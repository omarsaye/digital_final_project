==> flow/design.v <==
module RAM (din,
            clk,
            rst_n,
            rx_valid,
            dout,
            tx_valid);
    input [9:0] din;
    output reg [7:0] dout;
    input clk,rst_n,rx_valid;
    output reg tx_valid;
    parameter MEM_DEPTH     = 256;
    parameter ADDR_SIZE     = 8;
    parameter WRITE_ADDRESS  = 2'b00 ;
    parameter WRITE_DATA     = 2'b01;
    parameter READ_ADDRESS = 2'b10;
    parameter READ_DATA    = 2'b11;
    reg [7:0] MEM [MEM_DEPTH-1:0];
    wire [1:0] R_W;
    assign R_W = din[9:8];
    reg [7:0] currentAddress;
    always @(posedge clk or negedge rst_n) begin
        if (!rst_n) begin
            dout     <= 0;
            tx_valid <= 0;
        end
        else begin
            case (R_W)
                READ_ADDRESS:begin
                    if (rx_valid) begin
                        currentAddress <= din[7:0];
                    end
                    tx_valid <= 0;
                end
                WRITE_ADDRESS:begin
                    if (rx_valid) begin
                        currentAddress <= din[7:0];
                    end
                    tx_valid <= 0;
                end
                WRITE_DATA:begin
                    if (rx_valid) begin
                        MEM[currentAddress] <= din[7:0];
                    end
                    tx_valid = 0;
                end
                READ_DATA:begin
                    dout     <= MEM[currentAddress];
                    tx_valid <= 1;
                end
            endcase
        end
    end
endmodule
From RTL to reports: RAM
Tool output for the design above, in the order of the flow.
Line numbers count from 1 in the design file above.
Cell names lack the library's common part.
{ "setup": {"design": "RAM", "clk_port": "clk", "lib": "sky130hd", "lib_corner": "tt_025C_1v80"} }

Elaborated design
Counts by Yosys on the flattened word-level netlist (proc, flatten, opt, wreduce). Print and check cells are left out.
{ "op_classes": {"n_eq": 259, "n_mux": 4, "reduce_and_logical": 262} }
{ "op_table": {"columns": ["cell", "count"], "rows": [
  ["8-bit parallel mux with 256-bit select", 1],
  ["4-bit AND reduction", 256],
  ["8-bit == test (second input constant)", 128],
  ["8-bit by 7-bit == test with 1-bit output (second input constant)", 64],
  ["8-bit by 6-bit == test with 1-bit output (second input constant)", 32],
  ["8-bit by 5-bit == test with 1-bit output (second input constant)", 16],
  ["8-bit by 4-bit == test with 1-bit output (second input constant)", 8],
  ["8-bit by 3-bit == test with 1-bit output (second input constant)", 4],
  ["8-bit by 2-bit == test with 1-bit output (second input constant)", 2],
  ["8-bit two-way mux", 2],
  ["8-bit by 1-bit == test with 1-bit output (second input constant)", 1],
  ["8-bit logical NOT", 1],
  ["2-bit == test (second input constant)", 2],
  ["3-bit AND reduction", 1],
  ["3-bit OR reduction", 1],
  ["2-bit by 1-bit == test with 1-bit output (second input constant)", 1],
  ["2-bit by 1-bit != test with 1-bit output (second input constant)", 1],
  ["2-bit logical NOT", 1],
  ["2-bit nonzero test", 1],
  ["2-bit OR reduction", 1],
  ["1-bit parallel mux with 2-bit select", 1]
]} }
{ "bits": {"ff_bits": 2065, "input_bits": 13, "output_inout_bits": 9} }

Logic depth
Depth = most cells in a row (Yosys ltp): at word level without a register or memory, in the mapped netlist without a sequential cell, where the memories' decode and read muxes count.
{ "depth": {"word_depth": 4, "abc_area": 0, "ltp_mapped": 12, "depth_no_buf": 7} }

Netlist
Yosys stat after the flow's synthesis: flattened, memories mapped to cells. It holds for the ABC_AREA given above (unset counts as 0); a run with the other value may have another netlist.
{ "mapped": {"stdcells": 4827, "area_um2": 78387.7, "ff_cells": 2065, "buf_cells": 392} }
{ "by_type": {"columns": ["cell", "count", "type_area_um2"], "rows": [
  ["edfxtp_1", 2056, 6.17E+04],
  ["a22oi_1", 458, 3.44E+03],
  ["nand3_1", 484, 2.42E+03],
  ["nor2_1", 286, 1073.53],
  ["a32oi_1", 118, 1.03E+03],
  ["o22ai_1", 152, 950.912],
  ["nand4_1", 150, 938.4],
  ["buf_2", 145, 725.696],
  ["a22o_1", 65, 569.296],
  ["a21oi_1", 109, 545.523],
  ["clkbuf_1", 139, 521.75],
  ["nor4_1", 71, 444.176],
  ["nand2_1", 103, 386.621],
  ["nor3_1", 76, 380.365],
  ["buf_1", 84, 315.302],
  ["a221oi_1", 33, 289.027],
  ["or4_1", 33, 247.738],
  ["and3_1", 39, 243.984]
]} }
Not listed: further types 36, cells in them 226.

Timing after synthesis
Source: OpenSTA report_checks on the synthesized netlist (no wires, ideal clock, input and output delay 20% of the period each), path of least setup slack; recovery checks are left aside. Register names are those of the netlist, which keeps one name where synthesis merged equal registers.
{ "synth_path": {"path_kind": "flip-flop to flip-flop", "from": "reg currentAddress[0]", "to": "reg MEM[128][0]", "clock_period_ns": 2.96, "arrival_time_ns": 2.597, "required_ns": 2.590, "setup_slack_ns": -0.007, "path_delay_ns": 2.967, "driving_pins": 9, "synth_period_reached_ns": 2.967} }
"path_delay_ns" is the arrival time less input delay plus setup time.
"driving_pins": output pins that drive a net of the path, with the launching flip-flop's if there is one; two outputs of one cell count as two.
"synth_period_reached_ns" is the clock period less the worst setup slack; recovery checks do not enter. This is arithmetic on one report: input and output delays are still those of the set period (20% each).
The rows between start and end are the longest chain of elaborated cells between them; the timing report does not say that the signal goes this way. Where chains are equally long, one stands for them.
A line is the first line of the expression or statement that the cell stems from. Yosys adds cells for indexed reads and writes and turns some case tables into memories.
{ "synth_between": {"path_cell_list": "edfxtp_1 > buf_2 > nor4_2 > buf_2 > buf_2 > buf_2 > nand2_1 > clkbuf_1 > nor2_1", "elab_chain_cells": 2} }
{ "synth_lines": {"columns": ["item", "line", "text"], "rows": [
  ["start, declared", 20, "reg [7:0] currentAddress;"],
  ["start, assigned", 30, "currentAddress <= din[7:0];"],
  ["start, assigned", 36, "currentAddress <= din[7:0];"],
  ["8-bit == test", 42, "MEM[currentAddress] <= din[7:0];"],
  ["4-bit AND reduction", null, null],
  ["end, assigned", 42, null],
  ["end, declared", 17, "reg [7:0] MEM [MEM_DEPTH-1:0];"]
]} }

Worst path after layout
Path of least setup slack in the final report of entry B (OpenROAD, finished layout, wires in). Where an end is a register, its clock arrival counts in the times.
{ "layout_path": {"path_kind": "flip-flop to flip-flop", "from": "reg currentAddress[0]", "to": "reg dout[2]", "clock_period_ns": 3.4, "arrival_time_ns": 4.62, "required_ns": 4.13, "setup_slack_ns": -0.48, "driving_pins": 13} }
The rows between start and end are the longest chain of elaborated cells between them; the timing report does not say that the signal goes this way. Where chains are equally long, one stands for them.
{ "layout_between": {"path_cell_list": "edfxtp_1 > buf_12 > buf_4 > nand4b_1 > buf_4 > buf_6 > o22ai_1 > nor4_4 > buf_12 > nand4_1 > nor4_4 > buf_4 > a31oi_1", "elab_chain_cells": 2} }
{ "layout_lines": {"columns": ["item", "line", "text"], "rows": [
  ["start, declared", 20, "reg [7:0] currentAddress;"],
  ["start, assigned", 30, "currentAddress <= din[7:0];"],
  ["start, assigned", 36, "currentAddress <= din[7:0];"],
  ["8-bit == test", 47, "dout     <= MEM[currentAddress];"],
  ["8-bit parallel mux with 256-bit select", 47, null],
  ["end, assigned", 23, "dout     <= 0;"],
  ["end, assigned", 47, null],
  ["end, declared", 8, "output reg [7:0] dout;"]
]} }

Settings and measured results of 2 stored flow runs for module RAM (sky130hd), not sorted in any way. The constraints put input and output delay at 20% of the set period each and load the outputs with 0.01 pF.
"reached clock period": clock period set for the run, less the worst setup slack. It is reckoned from that one timing run; input and output delays stay at 20% of the period that was set.
"worst path time" = time allowed to the worst setup path (clock period - input delay - output delay, where it has them) - its slack; a late launch clock adds to it, a late capture clock takes from it.
"total power of the final layout" is the tool's figure for a default switching activity; nothing was simulated.

==> entry A: settings <==
{ "period_ns": 4.24, "CORE_UTILIZATION": 25, "SETUP_SLACK_MARGIN": 1.05, "PLACE_DENSITY_LB_ADDON": 0.15, "HOLD_SLACK_MARGIN": 0.29, "CELL_PAD_IN_SITES_GLOBAL_PLACEMENT": 0, "CELL_PAD_IN_SITES_DETAIL_PLACEMENT": 2, "ABC_AREA": 0, "GPL_TIMING_DRIVEN": 0, "GPL_ROUTABILITY_DRIVEN": 0, "CTS_CLUSTER_DIAMETER": 73, "MIN_ROUTING_LAYER": "met2", "MAX_ROUTING_LAYER": "met4", "CAP_MARGIN": 20, "CORE_MARGIN": 2, "SLEW_MARGIN": 20 }
==> entry A: results <==
incomplete, routing halted on GRT-0116

==> entry B: settings <==
{ "period_ns": 3.4, "CORE_UTILIZATION": 39, "PLACE_DENSITY": 0.84, "CORE_ASPECT_RATIO": 0.66, "CORE_MARGIN": 8, "CELL_PAD_IN_SITES_GLOBAL_PLACEMENT": 2, "TNS_END_PERCENT": 25, "CTS_CLUSTER_SIZE": 46, "SLEW_MARGIN": 20, "CAP_MARGIN": 20 }
==> entry B: results <==
lowest setup slack: -0.485 ns
total power of the final layout: 54114 uW
die outline area: 215908.0 um^2
area of the standard cells in the finished layout: 103583.0 um^2
worst path time: 3.88 ns
class of the worst setup path: flip-flop to flip-flop
post-synthesis cell area: 78387.7 um^2
reached clock period: 3.885 ns
post-route setup TNS: -3.622 ns
utilization after routing: 0.519
